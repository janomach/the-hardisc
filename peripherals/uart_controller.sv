==> flow/design.v <==
package edac;
    function logic[6:0] edac_checksum (input bit[31:0] s_data_i);
        logic[4:0] s_row[7];
        s_row[0][0] = s_data_i[0] ^ s_data_i[1] ^ s_data_i[2];
        s_row[0][1] = s_data_i[3] ^ s_data_i[4] ^ s_data_i[5];
        s_row[0][2] = s_data_i[6] ^ s_data_i[7] ^ s_data_i[14];
        s_row[0][3] = s_data_i[19] ^ s_data_i[22] ^ s_data_i[24];
        s_row[0][4] = s_data_i[30] ^ s_data_i[31];
        s_row[1][0] = s_data_i[4] ^ s_data_i[7] ^ s_data_i[8];
        s_row[1][1] = s_data_i[9] ^ s_data_i[10] ^ s_data_i[11];
        s_row[1][2] = s_data_i[12] ^ s_data_i[13] ^ s_data_i[14];
        s_row[1][3] = s_data_i[15] ^ s_data_i[18] ^ s_data_i[21];
        s_row[1][4] = s_data_i[24] ^ s_data_i[29];
        s_row[2][0] = s_data_i[3] ^ s_data_i[11] ^ s_data_i[16];
        s_row[2][1] = s_data_i[17] ^ s_data_i[18] ^ s_data_i[19];
        s_row[2][2] = s_data_i[20] ^ s_data_i[21] ^ s_data_i[22];
        s_row[2][3] = s_data_i[23] ^ s_data_i[26] ^ s_data_i[27];
        s_row[2][4] = s_data_i[29] ^ s_data_i[30];
        s_row[3][0] = s_data_i[2] ^ s_data_i[6] ^ s_data_i[10];
        s_row[3][1] = s_data_i[13] ^ s_data_i[15] ^ s_data_i[16];
        s_row[3][2] = s_data_i[24] ^ s_data_i[25] ^ s_data_i[26];
        s_row[3][3] = s_data_i[27] ^ s_data_i[28] ^ s_data_i[29];
        s_row[3][4] = s_data_i[30] ^ s_data_i[31];
        s_row[4][0] = s_data_i[1] ^ s_data_i[2] ^ s_data_i[5];
        s_row[4][1] = s_data_i[7] ^ s_data_i[9] ^ s_data_i[12];
        s_row[4][2] = s_data_i[15] ^ s_data_i[20] ^ s_data_i[21];
        s_row[4][3] = s_data_i[22] ^ s_data_i[23] ^ s_data_i[25];
        s_row[4][4] = s_data_i[26] ^ s_data_i[28];
        s_row[5][0] = s_data_i[0] ^ s_data_i[5] ^ s_data_i[6];
        s_row[5][1] = s_data_i[8] ^ s_data_i[12] ^ s_data_i[13];
        s_row[5][2] = s_data_i[14] ^ s_data_i[16] ^ s_data_i[17];
        s_row[5][3] = s_data_i[18] ^ s_data_i[19] ^ s_data_i[20];
        s_row[5][4] = s_data_i[28];
        s_row[6][0] = s_data_i[0] ^ s_data_i[1] ^ s_data_i[3];
        s_row[6][1] = s_data_i[4] ^ s_data_i[8] ^ s_data_i[9];
        s_row[6][2] = s_data_i[10] ^ s_data_i[11] ^ s_data_i[17];
        s_row[6][3] = s_data_i[23] ^ s_data_i[25] ^ s_data_i[27];
        s_row[6][4] = s_data_i[31];
        edac_checksum[0] = ^s_row[0];
        edac_checksum[1] = ^s_row[1];
        edac_checksum[2] = ^s_row[2];
        edac_checksum[3] = ^s_row[3];
        edac_checksum[4] = ^s_row[4];
        edac_checksum[5] = ^s_row[5];
        edac_checksum[6] = ^s_row[6];
    endfunction
endpackage
module uart_controller#(
    parameter PERIOD = 10400
)
(
    input s_clk_i,
    input s_resetn_i,
    input s_rxd_i,
    input s_request_i,
    input [7:0] s_data_i,
    output s_txd_o,
    output [7:0] s_data_o,
    output s_data_ready_o,
    output s_busy_o
);
localparam HALF_PERIOD = PERIOD / 2;
reg[1:0] r_tx_state, r_rx_state;
reg[2:0] r_tx_count, r_rx_count;
reg[7:0] r_tx_data, r_rx_data;
reg[13:0] r_tx_timer, r_rx_timer;
assign s_txd_o          = ((r_tx_state == 2'd0) | (r_tx_state == 2'd3)) ? 1'b1 : (r_tx_state == 2'd1) ? 1'b0 : r_tx_data[r_tx_count];
assign s_data_ready_o   = r_rx_state == 2'd3;
assign s_data_o         = r_rx_data;
assign s_busy_o         = (r_rx_state != 2'd0) | (r_tx_state != 2'd0);
always @ (posedge s_clk_i or negedge s_resetn_i) begin
    if(s_resetn_i == 1'b0)begin
        r_tx_state <= 2'd0;
        r_tx_count <= 3'd0;
        r_tx_timer <= 14'd0;
        r_tx_data <= 8'd0;
    end else begin
        if(s_request_i & (r_tx_state == 2'd0))begin
            r_tx_state <= 2'd1;
            r_tx_count <= 3'd0;
            r_tx_timer <= 14'd0;
            r_tx_data <= s_data_i;
        end else if((r_tx_timer > PERIOD)) begin
            if(r_tx_state == 2'd1)begin
                r_tx_state <= 2'd2;
                r_tx_count <= 3'd0;
            end else if(r_tx_state == 2'd2)begin
                r_tx_state <= (r_tx_count == 3'd7) ? 2'd3 : r_tx_state;
                r_tx_count <= r_tx_count + 3'd1;
            end else begin
                r_tx_state <= 2'd0;
                r_tx_count <= 3'd0;
            end  
            r_tx_timer <= 14'd0;  
            r_tx_data <= r_tx_data;       
        end else begin
            r_tx_state <= r_tx_state;
            r_tx_count <= r_tx_count;
            r_tx_timer <= r_tx_timer + 14'd1;
            r_tx_data <= r_tx_data; 
        end
    end    
end
always @ (posedge s_clk_i or negedge s_resetn_i) begin
    if(~s_resetn_i)begin
        r_rx_state <= 2'd0;
        r_rx_count <= 3'd0;
        r_rx_timer <= 14'd0;
        r_rx_data <= 8'd64;
    end else begin
        if((s_rxd_i == 1'b0) & (r_rx_state == 2'd0))begin
            r_rx_state <= 2'd1;
            r_rx_count <= 3'd0;
            r_rx_timer <= HALF_PERIOD[13:0];
            r_rx_data <= 8'd0;
        end else if((r_rx_state != 2'd0) & (r_rx_timer > PERIOD[13:0])) begin
            if(r_rx_state == 2'd1)begin
                r_rx_state <= 2'd2;
                r_rx_count <= 3'd0;
                r_rx_data <= 8'd0;
            end else if(r_rx_state == 2'd2)begin
                r_rx_state <= (r_rx_count == 3'd7) ? 2'd3 : r_rx_state;
                r_rx_count <= r_rx_count + 3'd1;
                r_rx_data <= r_rx_data | (s_rxd_i << r_rx_count);
            end else begin
                r_rx_state <= 2'd0;
                r_rx_count <= 3'd0;
                r_rx_data <= r_rx_data;
            end  
            r_rx_timer <= 14'd0;         
        end else begin
            r_rx_state <= r_rx_state;
            r_rx_count <= r_rx_count;
            r_rx_timer <= r_rx_timer + {13'd0, r_rx_state != 2'd0};
            r_rx_data <= r_rx_data; 
        end
    end    
end                   
endmodule
* Reports on uart_controller
What the tools print for uart_controller, step after step. Lines are those of the file above, counted from 1. Operators carry their Yosys type and port widths (W data, S select, Z words). A cell with - has no value.
Inputs: design top uart_controller, clock s_clk_i, standard-cell library sky130hd, corner tt_025C_1v80

* After elaboration
Yosys after proc, flatten, opt, wreduce and memory -nomap, before mapping. Memory bits, and registers merged into a memory's read port (data or address), are not among the register bits. Print and check cells are not counted. Equal cells are merged and count once.
Storage and ports: bits of input ports 12, elaborated cells 71, register bits after elaboration 54
Cells by class: order comparisons 2, bitwise logic cells 7, add/subtract/negate cells 4, reductions and logical operators 10, equal/unequal tests 10, muxes and demuxes 28, shift operators 2
Operators with widths (count):
- $mux W14 | 4
- $mux W8 | 4
- $gt A14 B14 Y1 const B | 2
- $mux W3 | 8
- $mux W2 | 10
- $add A14 B1 Y14 | 1
- $add A14 B1 Y14 const B | 1
- $shl A1 B3 Y8 | 1
- $eq A2 B2 Y1 const B | 4
- $reduce_bool A2 Y1 | 4
- $ne A4 B3 Y1 const B | 2
- $shiftx A8 B3 Y1 | 1
- $or A8 B8 Y8 | 1
- $reduce_and A2 Y1 | 3
- $add A3 B1 Y3 const B | 2
- $eq A3 B3 Y1 const B | 2
- $eq A2 B1 Y1 const B | 2
- $logic_not A2 Y1 | 2
- $and A1 B1 Y1 | 3
- $reduce_bool A3 Y1 | 1
- $or A1 B1 Y1 | 2
- $mux W1 | 2
- $not A1 Y1 | 1

* Logic depth
Longest topological path by Yosys (ltp), each cell counted once; first at word level (registers and memories cut), then after technology mapping (sequential cells cut; the memories' decode and read muxes count).
Depth: depth after elaboration 6, ABC_AREA 0, gate-level depth with buffers 9, depth with buffers taken out 9

* Mapped cells and area
Source: synth_stat.txt of the flow (Yosys; design flattened, memories mapped). It holds for the ABC_AREA given above (unset counts as 0); a run with the other value may have another netlist.
Synthesis totals: buffers 5, chip area (Yosys) 2839.0 µm², flip-flop cells 54, mapped cells 264, sequential part of the area 1352.5 µm²
Cells by type:
- sky130_fd_sc_hd__dfrtp_1 | count 53, area in all 1.33E+03 µm²
- sky130_fd_sc_hd__ha_1 | count 17, area in all 212.704 µm²
- sky130_fd_sc_hd__nor2_1 | count 34, area in all 127.622 µm²
- sky130_fd_sc_hd__xor2_1 | count 14, area in all 122.618 µm²
- sky130_fd_sc_hd__mux2_2 | count 9, area in all 101.347 µm²
- sky130_fd_sc_hd__xnor2_1 | count 9, area in all 78.826 µm²
- sky130_fd_sc_hd__nand3_1 | count 13, area in all 65.062 µm²
- sky130_fd_sc_hd__nand2_1 | count 17, area in all 63.811 µm²
- sky130_fd_sc_hd__nor2b_1 | count 9, area in all 56.304 µm²
- sky130_fd_sc_hd__mux2i_1 | count 5, area in all 50.048 µm²
- sky130_fd_sc_hd__inv_1 | count 13, area in all 48.797 µm²
- sky130_fd_sc_hd__mux4_2 | count 2, area in all 45.043 µm²
- sky130_fd_sc_hd__o21ai_0 | count 9, area in all 45.043 µm²
- sky130_fd_sc_hd__a21oi_1 | count 7, area in all 35.034 µm²
- sky130_fd_sc_hd__nor4b_1 | count 4, area in all 35.034 µm²
- sky130_fd_sc_hd__buf_6 | count 3, area in all 33.782 µm²
- sky130_fd_sc_hd__and3_1 | count 5, area in all 31.28 µm²
- sky130_fd_sc_hd__and4_1 | count 3, area in all 26.275 µm²
Other cell types: 28; their cells: 38.

* Timing after synthesis
OpenSTA on the mapped netlist: ideal clock, no wires. The path of least setup slack (recovery checks aside). Input and output delay are each 20% of the period. Register names are those of the netlist, which keeps one name where synthesis merged equal registers.
Timing after synthesis: path type register -> register, from reg r_tx_timer[0], to reg r_tx_state[1], path slack 0.128 ns, path delay 1.992 ns, stages on the path 8, buffers on the path 0, data arrival time 1.865 ns, period 2.12 ns, launch time at the first pin 0.000 ns, setup time 0.127 ns, synthesis period reached 1.992 ns
"path delay" is the arrival time less input delay plus setup time. "stages on the path" counts driving pins, that of a launching flip-flop among them; a cell with two outputs on the path counts twice. "synthesis period reached" is the clock period less the worst setup slack; recovery checks do not enter. This is arithmetic on one report: input and output delays are still those of the set period (20% each). The rows between start and end are the longest chain of elaborated cells between them; the timing report does not say that the signal goes this way. Where chains are equally long, one stands for them. Each line given opens the expression or statement behind the cell; cells for indexed reads and writes are added by Yosys, which also makes memories of some case tables. A register here has more assigning lines than the two given.
Between the ends, after synthesis: path through sky130_fd_sc_hd__dfrtp_1 sky130_fd_sc_hd__inv_1 sky130_fd_sc_hd__ha_1 sky130_fd_sc_hd__or4b_4 sky130_fd_sc_hd__a211oi_4 sky130_fd_sc_hd__nor3_2 sky130_fd_sc_hd__a21oi_2 sky130_fd_sc_hd__mux2_1, length of the longest elaborated chain 3, elaborated cells on any way between the ends 5, source lines of those cells 2, those cells by class compare: 1; mux: 2; reduce/logical: 2
RTL lines, path after synthesis:
- from (decl) | line 66 | reg[13:0] r_tx_timer, r_rx_timer;
- from (assign) | line 75 | r_tx_timer <= 14'd0;
- from (assign) | line 99 | r_tx_timer <= r_tx_timer + 14'd1;
- $gt A14 B14 Y1 | line 83 | end else if((r_tx_timer > PERIOD)) begin
- $mux W2 | line 83
- $mux W2 | line 78 | if(s_request_i & (r_tx_state == 2'd0))begin
- to (assign) | line 88 | r_tx_state <= (r_tx_count == 3'd7) ? 2'd3 : r_tx_state;
- to (assign) | line 97 | r_tx_state <= r_tx_state;
- to (decl) | line 63 | reg[1:0] r_tx_state, r_rx_state;

* Timing after layout
From the final timing report of flow run 2: the path of least setup slack in the routed layout; clock arrival at registers is part of the times.
Timing post-layout: path type register -> output, from reg r_tx_state[0], to out s_busy_o, data arrival time 1.72 ns, buffers on the path 1, period 2.48 ns, path slack 0.26 ns, stages on the path 5, launch time at the first pin 0.30 ns, external output delay 0.50 ns
The rows between start and end are the longest chain of elaborated cells between them; the timing report does not say that the signal goes this way. Where chains are equally long, one stands for them. A register here has more assigning lines than the two given.
Between the ends, post-layout: path through sky130_fd_sc_hd__dfrtp_1 sky130_fd_sc_hd__inv_1 sky130_fd_sc_hd__ha_1 sky130_fd_sc_hd__nand2_1 sky130_fd_sc_hd__clkdlybuf4s50_1, length of the longest elaborated chain 2, elaborated cells on any way between the ends 2, source lines of those cells 1, those cells by class logic: 1; reduce/logical: 1
RTL lines, path post-layout:
- from (decl) | line 63 | reg[1:0] r_tx_state, r_rx_state;
- from (assign) | line 88 | r_tx_state <= (r_tx_count == 3'd7) ? 2'd3 : r_tx_state;
- from (assign) | line 97 | r_tx_state <= r_tx_state;
- $reduce_bool A2 Y1 | line 70 | assign s_busy_o         = (r_rx_state != 2'd0) | (r_tx_state != 2'd0);
- $or A1 B1 Y1 | line 70
- to (decl) | line 60 | output s_busy_o

==> results <==
Design uart_controller on sky130hd. What follows are 2 stored runs of the flow, each under its own settings; their order means nothing. The constraints put input and output delay at 20% of the set period each and load the outputs with 0.01 pF.
"period reached" means the clock period less the worst setup slack. The figure is calculated, with input and output delays left at 20% of the set period.
"worst path time": the worst setup path's part of the clock period (all of it between registers, 20% less for each end at a port) less its slack. A launch clock that arrives late makes it longer, a capture clock that arrives late makes it shorter.
"total power after layout" rests on the timing tool's default activity at the inputs, not on a simulated workload.

* Flow run 1 | settings: period_ns 2.26; CORE_UTILIZATION 68; SETUP_SLACK_MARGIN -0.06; PLACE_DENSITY_LB_ADDON 0.25; CORE_ASPECT_RATIO 1.35; CELL_PAD_IN_SITES_GLOBAL_PLACEMENT 1; GPL_ROUTABILITY_DRIVEN 1; CTS_CLUSTER_SIZE 58; CAP_MARGIN 25; SLEW_MARGIN 0; CORE_MARGIN 2 | unfinished; error FLW-0024 in placement
* Flow run 2 | settings: period_ns 2.48; SETUP_SLACK_MARGIN 0.1; CAP_MARGIN 20; CORE_MARGIN 2; CORE_UTILIZATION 40; SLEW_MARGIN 20 | results: worst path time 1.72 ns; kind of the worst setup path register -> output; worst setup slack after layout 0.261 ns; total power after layout 1.991 mW; mapped cell area after synthesis 2839.0 µm²; final setup TNS 0.000 ns; period reached 2.219 ns; std-cell area (final layout) 3295.7 µm²; die outline area 7787.2 µm²
